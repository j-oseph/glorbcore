==> flow/design.v <==
module Rf #(
    parameter IW = 12,
    parameter IMW = 4, 
    parameter DW = 12,
    parameter RFW = 2 
)(
    input wire              clk,
    input wire              we,
    input wire  [RFW-1:0]   rr1_address,
    input wire  [RFW-1:0]   rr2_address,
    input wire  [RFW-1:0]   wr_address,
    input wire  [DW-1:0]    wr_data,
    output wire [DW-1:0]    rr1_data,
    output wire [DW-1:0]    rr2_data
);
reg [DW-1:0] reg_file[2**RFW-1:0];
integer i;
assign rr1_data = reg_file[rr1_address];
assign rr2_data = reg_file[rr2_address];
always @(negedge clk) begin
    if (we) begin
        reg_file[wr_address] <= wr_data;
    end
end
initial begin
    for (i = 0; i < 2**RFW;i++) begin
        reg_file[i] <= {DW{1'b1}};
    end
    reg_file[{RFW{1'b0}}] <= {DW{1'b0}};
end
wire [DW-1:0] register_0 = reg_file[0];
wire [DW-1:0] register_1 = reg_file[1];
wire [DW-1:0] register_2 = reg_file[2];
wire [DW-1:0] register_3 = reg_file[3];
endmodule
## Reports on Rf

The steps from the RTL of Rf to its reports follow in flow order.
Line numbers count from 1 in the design file above.
Operators: Yosys type, input widths -> output width; for muxes data width and select width s.
Cell names lack the library's common part.
The mark n/a stands for no value.

| set-up | value |
|---|---|
| top module | Rf |
| clock | clk |
| library | sky130hd |
| corner | tt_025C_1v80 |

## Elaborated design

Yosys after proc, flatten, opt, wreduce and memory -nomap, before mapping. Enables and synchronous resets that opt folds into registers are not counted as muxes. Memory bits, and registers merged into a memory's read port (data or address), are not among the register bits. Print and check cells are not counted. Equal cells are merged and count once.
Memory sizes are those after Yosys's memory passes, which may raise the word count (mostly to a power of two), join words into wider ones and drop unused or constant bits.

| storage and ports | value |
|---|---|
| memories | 1 |
| bits in writable memories | 48 |
| elaborated cells | 4 |
| flip-flop bits (word level) | 0 |

| operators by class | value |
|---|---|
| mux-type cells | 3 |

Memories:

| memory | depth | bits a word | read ports | write ports | RTL line | text |
|---|---|---|---|---|---|---|
| reg_file | 4 | 12 | 2 | 1 | 16 | `reg [DW-1:0] reg_file[2**RFW-1:0];` |

Operator list:

| cell | count |
|---|---|
| $mux 12 | 1 |
| $mux 2 | 1 |
| $mux 1 | 1 |

## Logic depth

Longest topological path by Yosys (ltp), each cell counted once; first at word level (registers and memories cut), then after technology mapping (sequential cells cut; the memories' decode and read muxes count).

| logic depth | value |
|---|---|
| depth after elaboration | 1 |
| ABC_AREA | 0 |
| depth in mapped cells | 2 |
| gate-level depth less buffers | 1 |

## Mapped cells and area

Yosys stat after the flow's synthesis: flattened, memories mapped to cells. It holds for the ABC_AREA given above (unset counts as 0); a run with the other value may have another netlist.

| synthesis totals | value |
|---|---|
| mapped flip-flops | 48 |
| mapped area | 2064.5 µm² |
| standard cells after synthesis | 81 |

Cell types:

| type | count |
|---|---|
| edfxtp_1 | 48 |
| mux4_2 | 20 |
| mux4_1 | 4 |
| buf_6 | 2 |
| and3b_1 | 2 |
| buf_2 | 2 |
| nor3b_1 | 1 |
| and3_1 | 1 |
| inv_1 | 1 |

Wiki page: Rf / flow data

Record of 2 stored runs of the RTL-to-layout flow on Rf, platform sky130hd. The runs are unordered. Constraints: input delay and output delay 20% of the set period each, output load 0.01 pF.
"total design power" is the tool's figure for a default switching activity; nothing was simulated.

#### Run 1

| setting | value |
|---|---|
| period_ns | `5.59` |
| CORE_UTILIZATION | `44` |
| PLACE_DENSITY_LB_ADDON | `0.07` |
| ABC_AREA | `0` |
| GPL_ROUTABILITY_DRIVEN | `1` |
| CTS_CLUSTER_SIZE | `92` |
| CTS_CLUSTER_DIAMETER | `288` |
| SLEW_MARGIN | `40` |
| MAX_ROUTING_LAYER | `met5` |
| CAP_MARGIN | `20` |
| CORE_MARGIN | `2` |

| result | value |
|---|---|
| post-synthesis cell area | 2064.5 µm² |
| area inside the die boundary | 5256.2 µm² |
| utilization | 64.4% |
| worst setup slack after layout | 0.145 ns |
| total negative slack on setup checks | 0.000 ns |
| worst hold slack in the final report | 3.452 ns |
| total design power | 939.1 uW |

#### Run 2

| setting | value |
|---|---|
| period_ns | `3.27` |
| CORE_UTILIZATION | `32` |
| SETUP_SLACK_MARGIN | `0.02` |
| PLACE_DENSITY_LB_ADDON | `0.2` |
| CELL_PAD_IN_SITES_GLOBAL_PLACEMENT | `0` |
| CELL_PAD_IN_SITES_DETAIL_PLACEMENT | `0` |
| GPL_TIMING_DRIVEN | `1` |
| CTS_CLUSTER_SIZE | `29` |
| SLEW_MARGIN | `40` |
| CAP_MARGIN | `20` |
| CORE_MARGIN | `2` |

| result | value |
|---|---|
| post-synthesis cell area | 2064.5 µm² |
| area inside the die boundary | 7109.9 µm² |
| utilization | 47.1% |
| worst setup slack after layout | -0.424 ns |
| total negative slack on setup checks | -9.159 ns |
| worst hold slack in the final report | 2.246 ns |
| total design power | 1510 uW |
